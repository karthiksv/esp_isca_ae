==> flow/design.v <==
package ariane_soc;
    localparam IdWidth = 4;
    localparam IdWidthSlave = IdWidth;
endpackage
module esplink
  #(
    parameter APB_DW = 32,
    parameter APB_AW = 32,
    parameter REV_ENDIAN = 0
    )
   (
    input logic 		clk,
    input logic 		rstn,
    output logic 		srst,
    input logic 		psel,
    input logic 		penable,
    input logic 		pwrite,
    input logic [APB_AW - 1:0] 	paddr,
    input logic [APB_DW - 1:0] 	pwdata,
    output logic 		pready,
    output logic 		pslverr,
    output logic [APB_DW - 1:0] prdata
    );
   localparam C_REG_ID          = 0;
   localparam C_SRST_BIT        = 0;
   localparam C_REG_MASK        = 32'h1;
   localparam S_REG_ID          = 1;
   localparam S_SRST_BIT        = 0;  
   localparam NREG = S_REG_ID + 1;
   localparam APB_BYTE_OFFSET_BITS      = $clog2(APB_DW / 8);
   localparam OFFSET_MAX                = (NREG - 1) << APB_BYTE_OFFSET_BITS;
   localparam APB_ADDR_MSB              = $clog2(NREG) + APB_BYTE_OFFSET_BITS - 1;
   localparam APB_ADDR_LSB              = APB_BYTE_OFFSET_BITS;
   logic [APB_DW - 1 : 0] 	       bankreg[NREG - 1 : 0];
   logic [APB_ADDR_MSB : APB_ADDR_LSB] selected;
   logic                               do_access;
   logic                               access_error;
   logic                               do_write;
   logic [APB_DW - 1:0] 	       pwdata_rev;
   logic [APB_DW - 1:0] 	       prdata_rev;
   logic 			       timer_en;
   logic [11:0]  		       timestamp;
   genvar 			       i;
   assign selected      = paddr[APB_ADDR_MSB : APB_ADDR_LSB];
   assign do_access     = psel & penable;
   assign access_error  = 0;
   assign do_write      = do_access & ~access_error & pwrite;
   assign do_cmd        = do_write == 1'b1 && selected == C_REG_ID ? 1'b1 : 1'b0;
   generate
      for (i = 0; i < APB_DW / 8; i ++) begin : fix_endian
	 assign pwdata_rev[(i + 1) * 8 - 1 : i * 8] = REV_ENDIAN == 0 ? pwdata[(i + 1) * 8 - 1 : i * 8] : pwdata[APB_DW - i * 8 - 1 : APB_DW - (i + 1) * 8];
	 assign prdata[(i + 1) * 8 - 1 : i * 8] = REV_ENDIAN == 0 ? prdata_rev[(i + 1) * 8 - 1 : i * 8] : prdata_rev[APB_DW - i * 8 - 1 : APB_DW - (i + 1) * 8];
      end
   endgenerate
   assign pslverr = access_error;
   assign prdata_rev = bankreg[selected];
   assign pready = 1'b1;
   assign bankreg[C_REG_ID] = do_cmd == 1'b1 ? pwdata_rev & C_REG_MASK : '0;
   always_ff @(posedge clk) begin : update_s_reg
      if (rstn == 1'b0) begin
	 bankreg[S_REG_ID] <= '0;
      end
      else begin
	 bankreg[S_REG_ID][S_SRST_BIT] <= timer_en;
      end
   end
   assign srst = timer_en;
   always_ff @(posedge clk) begin
      if (rstn == 1'b0) begin
	 timer_en <= 1'b0;
	 timestamp <= '0;
      end
      else begin
	 if (bankreg[C_REG_ID][C_SRST_BIT] == 1'b1)
	   timer_en <= 1'b1;
	 if (timer_en == 1'b1) begin
	    timestamp <= timestamp + 1;
	    if (timestamp == 12'hFFF)
	      timer_en <= 1'b0;
	 end
      end
   end
endmodule
-- From RTL to reports: esplink
Tool output for the design above, in the order of the flow.
Line numbers count from 1 in the design file above.
Cell names lack the library's common part.
A cell with -- has no value.
- design top: esplink
- clock: clk
- cell library: sky130hd
- library corner: tt_025C_1v80

-- Word-level counts
Yosys after proc, flatten, opt, wreduce and memory -nomap, before mapping. Enables and synchronous resets that opt folds into registers are not counted as muxes. Print and check cells are not counted. Equal cells are merged and count once.
- register bits after elaboration at 14
- input port bits: 69
- noted output and inout bits: 35
- elaborated cells at 15
- $add $sub $neg at 1
- equality and inequality tests: 1
- noted multiplexer cells: 6
- noted bitwise logic cells: 3
- reduce/logical cells: 1
- operators with widths (kind ; count):
    parallel mux 32 bit (select 2 bit) ; 1
    adder 12 x 1 -> 12 bit with constant B ; 1
    equality test 12 bit with constant B ; 1
    2-to-1 mux 1 bit ; 5
    AND 1 bit ; 2
    logical AND 1 bit ; 1
    NOT 1 bit ; 1

-- Longest topological paths
Longest topological path by Yosys (ltp), each cell counted once; first at word level (registers and memories cut), then after technology mapping (sequential cells cut; the memories' decode and read muxes count).
- noted word-level depth: 8
- noted ABC_AREA: 0
- mapped depth: 4
- noted gate-level depth less buffers: 4

-- Mapped cells and area
The flow's flattened synthesis, as Yosys stat reports it; memories are mapped. The netlist is that of the ABC_AREA named above (0 if unset); the other value can give another one.
- cells by type (type ; count ; area in all (sq um)):
    dfxtp_1 ; 14 ; 280.269
    buf_4 ; 33 ; 247.738
    mux2i_1 ; 3 ; 30.029
    nand2_1 ; 8 ; 30.029
    or4_1 ; 4 ; 30.029
    xor2_1 ; 3 ; 26.275
    a21oi_1 ; 5 ; 25.024
    nand4_1 ; 4 ; 25.024
    nor2_1 ; 6 ; 22.522
    o31ai_1 ; 3 ; 22.522
    nand4_4 ; 1 ; 21.27
    o21ai_0 ; 4 ; 20.019
    nand3_1 ; 3 ; 15.014
    ha_1 ; 1 ; 12.512
    nand2b_1 ; 2 ; 12.512
    nor4_1 ; 2 ; 12.512
    buf_6 ; 1 ; 11.261
    inv_1 ; 3 ; 11.261
Other cell types: 6; their cells: 7.
- noted standard cells after synthesis: 107
- chip area (Yosys) at 895.9 sq um
- noted sequential area: 280.3 sq um
- flip-flop cells at 14

-- Path before layout
Path of least setup slack by OpenSTA after synthesis, without wires, with an ideal clock, recovery checks aside; 20% of the period is set as input and as output delay. Where synthesis merged equal registers, the netlist keeps one of their names.
- path type: reg-to-reg
- start point: reg timer_en
- end point: reg timer_en
- period at 1920 ps
- setup time: 115 ps
- launch time at the first pin: 0 ps
- data arrival time: 1319 ps
- slack at 486 ps
- noted path delay: 1434 ps
- noted stages: 5
- synthesis period reached at 1434 ps
"path delay" = arrival - input delay + setup time.
"stages": output pins that drive a net of the path, with the launching flip-flop's if there is one; two outputs of one cell count as two.
"synthesis period reached" = period - worst setup slack (recovery checks aside). The figure is calculated, with input and output delays left at 20% of the set period.
The rows between start and end are the longest chain of elaborated cells between them; the timing report does not say that the signal goes this way. Where chains are equally long, one stands for them.
Each line given opens the expression or statement behind the cell; cells for indexed reads and writes are added by Yosys, which also makes memories of some case tables.
At most two assigning lines are given for a register; there are more.
- cells stage by stage: dfxtp_1 buf_6 nand4_4 or4_1 and3_1
- length of the longest elaborated chain: 3
- elaborated cells between the ends (all ways) at 3
- classes of those cells: mux (3)
- RTL lines, path post-synthesis (what ; line ; source):
    start, declared ; 41 ; logic timer_en;
    start, assigned ; 70 ; timer_en <= 1'b0;
    start, assigned ; 75 ; timer_en <= 1'b1;
    2-to-1 mux 1 bit ; 74 ; if (bankreg[C_REG_ID][C_SRST_BIT] == 1'b1)
    2-to-1 mux 1 bit ; 78 ; if (timestamp == 12'hFFF)
    2-to-1 mux 1 bit ; 76 ; if (timer_en == 1'b1) begin
    end, assigned ; 75 ;
    end, assigned ; 79 ; timer_en <= 1'b0;
    end, declared ; 41 ;

-- Timing after layout
Path of least setup slack in the final report of job 1 (OpenROAD, finished layout, wires in). Where an end is a register, its clock arrival counts in the times.
The path's times are printed in steps of 10 ps; the period is the one set.
- path type: reg-to-reg
- start point: reg timestamp[0]
- end point: reg timestamp[10]
- period at 1040 ps
- setup time: 70 ps
- launch time at the first pin: 280 ps
- data arrival time: 1640 ps
- slack at -390 ps
- noted stages: 5
The rows between start and end are the longest chain of elaborated cells between them; the timing report does not say that the signal goes this way. Where chains are equally long, one stands for them.
- cells stage by stage: dfxtp_2 ha_4 nand4_1 or4_1 a21oi_1
- length of the longest elaborated chain: 1
- elaborated cells between the ends (all ways) at 1
- classes of those cells: add/sub (1)
- RTL lines, path after layout (what ; line ; source):
    start, declared ; 42 ; logic [11:0] timestamp;
    start, assigned ; 71 ; timestamp <= '0;
    start, assigned ; 77 ; timestamp <= timestamp + 1;
    adder 12 x 1 -> 12 bit ; 77 ;
    end, assigned ; 71 ;
    end, assigned ; 77 ;
    end, declared ; 42 ;

## Implementation results

Design esplink on sky130hd. What follows are 2 stored runs of the flow, each under its own settings; their order means nothing. The constraints put input and output delay at 20% of the set period each and load the outputs with 0.01 pF.
"period reached": clock period set for the run, less the worst setup slack. It is reckoned from that one timing run; input and output delays stay at 20% of the period that was set.
"allowed time less slack (worst setup path)" = time allowed to the worst setup path (clock period - input delay - output delay, where it has them) - its slack; a late launch clock adds to it, a late capture clock takes from it.
"total power of the final layout" rests on the timing tool's default activity at the inputs, not on a simulated workload.
"allowed time less slack (worst setup path)" is given in steps of 10 ps.

Job 1
Settings were period_ns = 1.04; CAP_MARGIN = 20; CORE_MARGIN = 2; CORE_UTILIZATION = 40; SLEW_MARGIN = 20
- noted the cell area after synthesis: 895.9 sq um
- noted the overall die area: 2634.3 sq um
- standard-cell area after routing: 1248.7 sq um
- final utilization at 0.576
- worst setup slack after layout: -389 ps
- final setup TNS at -2062 ps
- post-route worst hold slack: 351 ps
- noted the total power of the final layout: 0.0009676 W
- period reached: 1429 ps
- allowed time less slack (worst setup path): 1430 ps
- worst path kind: reg-to-reg

Job 2
Settings were period_ns = 1.04; CORE_UTILIZATION = 58; SETUP_SLACK_MARGIN = 0.22; PLACE_DENSITY_LB_ADDON = 0.14; CORE_MARGIN = 6; CELL_PAD_IN_SITES_GLOBAL_PLACEMENT = 3; TNS_END_PERCENT = 45; ABC_AREA = 0; GPL_ROUTABILITY_DRIVEN = 0; CAP_MARGIN = 10; SLEW_MARGIN = 20
- incomplete, placement halted on FLW-0024
