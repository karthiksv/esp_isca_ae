==> flow/design.v <==
package ariane_soc;
    localparam IdWidth = 4;
    localparam IdWidthSlave = IdWidth;
endpackage
module router_fifo
  #(
    parameter bit BypassEnable = 1'b1,
    parameter int unsigned Depth = 4,
    parameter int unsigned Width = 8
    )
  (
   input logic clk,
   input logic rst,
   input logic rdreq,
   input logic wrreq,
   input logic [Width-1:0] data_in,
   output logic empty,
   output logic full,
   output logic [Width-1:0] data_out
   );
  logic [Depth-1:0][Width-1:0] mem;
  logic [$clog2(Depth+1)-1:0] head;
  logic [$clog2(Depth+1)-1:0] head_next;
  logic [Depth-1:0] tail;
  logic [Depth:0] used;
  logic valid_read;
  logic valid_write;
  logic [Width-1:0] data_out_nobypass;
  genvar g_i;
  assign valid_read = rdreq & ~empty;
  assign valid_write = BypassEnable & empty ? wrreq & ~rdreq : wrreq & ~full;
  assign data_out = BypassEnable & empty ? data_in : data_out_nobypass;
  assign head_next = head == (Depth - 1'b1) ? '0 : head + 1'b1;
  always_ff @(posedge clk) begin
    if (rst) begin
      head <= '0;
    end else if (valid_read) begin
      head <= head_next;
    end
  end
  always_ff @(posedge clk) begin
    if (rst) begin
      tail[Depth-1:1] <= '0;
      tail[0] <= 1'b1;
    end else if (valid_write) begin
      tail[Depth-1:1] <= tail[Depth-2:0];
      tail[0] <= tail[Depth-1];
    end
  end
  always_ff @(posedge clk) begin
    if (rst) begin
      used[Depth:1] <= '0;
      used[0] <= 1'b1;
    end else begin
      if (valid_write & ~valid_read) begin
        used[Depth:1] <= used[Depth-1:0];
        used[0] <= 1'b0;
      end else if (~valid_write & valid_read) begin
        used[Depth-1:0] <= used[Depth:1];
        used[Depth] <= 1'b0;
      end
    end
  end
  assign empty = used[0];
  assign full = used[Depth];
  for (g_i = 0; g_i < Depth; g_i++) begin : gen_fifo_write
    always_ff @(posedge clk) begin
      if (rst) begin
        mem[g_i] <= '0;
      end else if (valid_write & tail[g_i]) begin
        mem[g_i] <= data_in;
      end
    end
  end
  assign data_out_nobypass = mem[head];   
endmodule
; From RTL to reports: router_fifo
; The steps from the RTL of router_fifo to its reports follow in flow order.
; Line numbers count from 1 in the design file above.
; Operators carry their Yosys type and port widths (W data, S select, Z words).
; Cell names lack the library's common part.
; The mark -- stands for no value.
[design]
top_module = router_fifo
clock = clk
lib = sky130hd
lib_corner = tt_025C_1v80

; Word level
; Counts by Yosys on the flattened word-level netlist (proc, flatten, opt, wreduce; memories kept). Register bits leave out memories and registers merged into their read ports (data or address). Print and check cells are left out. Cells with the same type and inputs are merged into one.
[word_totals]
word_cells = 37
input_bits = 12
regBits = 44
[op_classes]
n_mux = 9
n_addsub = 1
n_logic = 14
n_eq = 1
shift = 1
reduce_logical = 1
[op_table]
columns = op, count
row1 = $shiftx A32 B7 Y8, 1
row2 = $and A1 B1 Y1, 9
row3 = $mux W3, 3
row4 = $mux W8, 1
row5 = $not A1 Y1, 5
row6 = $mux W1, 5
row7 = $add A3 B1 Y3 const B, 1
row8 = $eq A3 B2 Y1 const B, 1
row9 = $reduce_bool A2 Y1, 1

; Longest topological paths
; Depth = most cells in a row (Yosys ltp): at word level without a register or memory, in the mapped netlist without a sequential cell, where the memories' decode and read muxes count.
[depth]
depth_word = 7
abc_area = 0
mapped_depth = 7
ltp_nobuf = 7

; After synthesis
; Yosys stat after the flow's synthesis: flattened, memories mapped to cells. It holds for the ABC_AREA given above (unset counts as 0); a run with the other value may have another netlist.
; Totals and module areas in this step are rounded.
[mapped]
seqArea_um2 = 881
buffers = 13
cells = 191
synth_area_um2 = 2080
flip_flops = 44
[types]
columns = cell, count
row1 = dfxtp_1, 44
row2 = mux2i_1, 35
row3 = nand2b_1, 46
row4 = mux4_2, 8
row5 = a22o_1, 8
row6 = ha_1, 3
row7 = mux2_2, 3
row8 = clkbuf_1, 7
row9 = a21oi_1, 5
row10 = nand3_1, 4
row11 = o22ai_1, 3
row12 = buf_2, 3
row13 = buf_4, 2
row14 = nand2_1, 4
row15 = nand3b_1, 2
row16 = nor2_1, 4
row17 = mux2i_2, 1
row18 = and3_1, 2
; Not listed: further types 6, cells in them 7.

; Path before layout
; Source: OpenSTA report_checks on the synthesized netlist (no wires, ideal clock, input and output delay 20% of the period each), path of least setup slack; recovery checks are left aside. Register names are those of the netlist, which keeps one name where synthesis merged equal registers.
[synth_timing]
path_type = reg-to-reg
startpoint = register used[0]
endpoint = register used[1]
driving_pins = 8
n_path_buf = 0
setup_slack_ns = 0.306
required_ns = 2.013
path_delay_ns = 1.824
launch_ns = 0.000
t_arrival_ns = 1.707
period_ns = 2.13
setup_time_ns = 0.117
synth_period_reached_ns = 1.824
; "path_delay_ns" is the arrival time less input delay plus setup time.
; "driving_pins" counts driving pins, that of a launching flip-flop among them; a cell with two outputs on the path counts twice.
; "synth_period_reached_ns" is the clock period less the worst setup slack; recovery checks do not enter. This is arithmetic on one report: input and output delays are still those of the set period (20% each).
; Between the ends stands the longest chain of elaborated cells between them, by number of cells; it is not shown to be the way that was timed. Of several equally long chains one is given.
; A line is the first line of the expression or statement that the cell stems from. Yosys adds cells for indexed reads and writes and turns some case tables into memories.
; A register here has more assigning lines than the two given.
[synth_between]
cell_sequence = dfxtp_1 mux2i_2 nand2_1 inv_1 ha_1 mux2_2 mux2i_1 nor2_1
elab_chain_len = 5
[synth_rtl]
columns = element, line
row1 = "start, declared", 25  ; logic [Depth:0] used;
row2 = "start, assigned", 53  ; used[0] <= 1'b1;
row3 = "start, assigned", 59  ; used[Depth-1:0] <= used[Depth:1];
row4 = $mux W1, 31  ; assign valid_write = BypassEnable & empty ? wrreq & ~rdreq : wrreq & ~full;
row5 = $not A1 Y1, 58  ; end else if (~valid_write & valid_read) begin
row6 = $and A1 B1 Y1, 58
row7 = $mux W3, 58
row8 = $mux W3, 55  ; if (valid_write & ~valid_read) begin
row9 = "end, assigned", 56  ; used[Depth:1] <= used[Depth-1:0];
row10 = "end, assigned", 59
row11 = "end, declared", 25

; Worst path after layout
; From the final timing report of flow run A: the path of least setup slack in the routed layout; clock arrival at registers is part of the times.
[layout_timing]
path_type = reg-to-output
startpoint = register head[1]
endpoint = output data_out[6]
n_path_buf = 1
required_ns = 2.94
setup_slack_ns = 0.64
driving_pins = 4
t_arrival_ns = 2.31
launch_ns = 0.27
period_ns = 3.68
; Between the ends stands the longest chain of elaborated cells between them, by number of cells; it is not shown to be the way that was timed. Of several equally long chains one is given.
[layout_between]
cell_sequence = dfxtp_1 mux4_2 a22o_1 clkdlybuf4s50_1
elab_chain_len = 2
[layout_rtl]
columns = element, line
row1 = "start, declared", 22  ; logic [$clog2(Depth+1)-1:0] head;
row2 = "start, assigned", 36  ; head <= '0;
row3 = "start, assigned", 38  ; head <= head_next;
row4 = $shiftx A32 B7 Y8, 75  ; assign data_out_nobypass = mem[head];
row5 = $mux W8, 32  ; assign data_out = BypassEnable & empty ? data_in : data_out_nobypass;
row6 = "end, declared", 19  ; output logic [Width-1:0] data_out

; Measured data: module router_fifo, platform sky130hd, 2 stored runs of the flow under differing settings, order arbitrary. Input and output delays are each 20% of the period that was set; the output load is 0.01 pF.
; "achieved_clock_period_ns" is the run's clock period less its worst setup slack. It is reckoned from that one timing run; input and output delays stay at 20% of the period that was set.
; "worst_path_ns": the worst setup path's part of the clock period (all of it between registers, 20% less for each end at a port) less its slack. A launch clock that arrives late makes it longer, a capture clock that arrives late makes it shorter.
; "final_power_mw" is the tool's figure for a default switching activity; nothing was simulated.
; The measured numbers are rounded.

[flow run A: settings]
period_ns = 3.68
CORE_UTILIZATION = 18
PLACE_DENSITY_LB_ADDON = 0.19
CORE_MARGIN = 3
TNS_END_PERCENT = 90
GPL_ROUTABILITY_DRIVEN = 0
CTS_CLUSTER_SIZE = 33
MIN_ROUTING_LAYER = met1
CAP_MARGIN = 20
SLEW_MARGIN = 20
[flow run A: results]
final_hold_ws_ns = 0.467
achieved_clock_period_ns = 3.042
post_route_stdcell_area_um2 = 2590
die_um2 = 12900
final_power_mw = 1.19
ys_area_um2 = 2080
worstSetupSlack_ns = 0.638
util_frac = 0.233
worst_path_ns = 2.31
critical_path_kind = reg-to-output
tns_setup_ns = 0.000

[flow run B: settings]
period_ns = 3.2
CORE_UTILIZATION = 62
PLACE_DENSITY_LB_ADDON = 0.12
CELL_PAD_IN_SITES_GLOBAL_PLACEMENT = 0
ABC_AREA = 0
GPL_ROUTABILITY_DRIVEN = 1
CTS_CLUSTER_DIAMETER = 48
SLEW_MARGIN = 30
MAX_ROUTING_LAYER = met5
CAP_MARGIN = 20
CORE_MARGIN = 2
[flow run B: results]
final_hold_ws_ns = 0.472
achieved_clock_period_ns = 2.885
post_route_stdcell_area_um2 = 2380
die_um2 = 3840
final_power_mw = 1.04
ys_area_um2 = 2080
worstSetupSlack_ns = 0.315
util_frac = 0.724
worst_path_ns = 2.24
critical_path_kind = reg-to-output
tns_setup_ns = 0.000
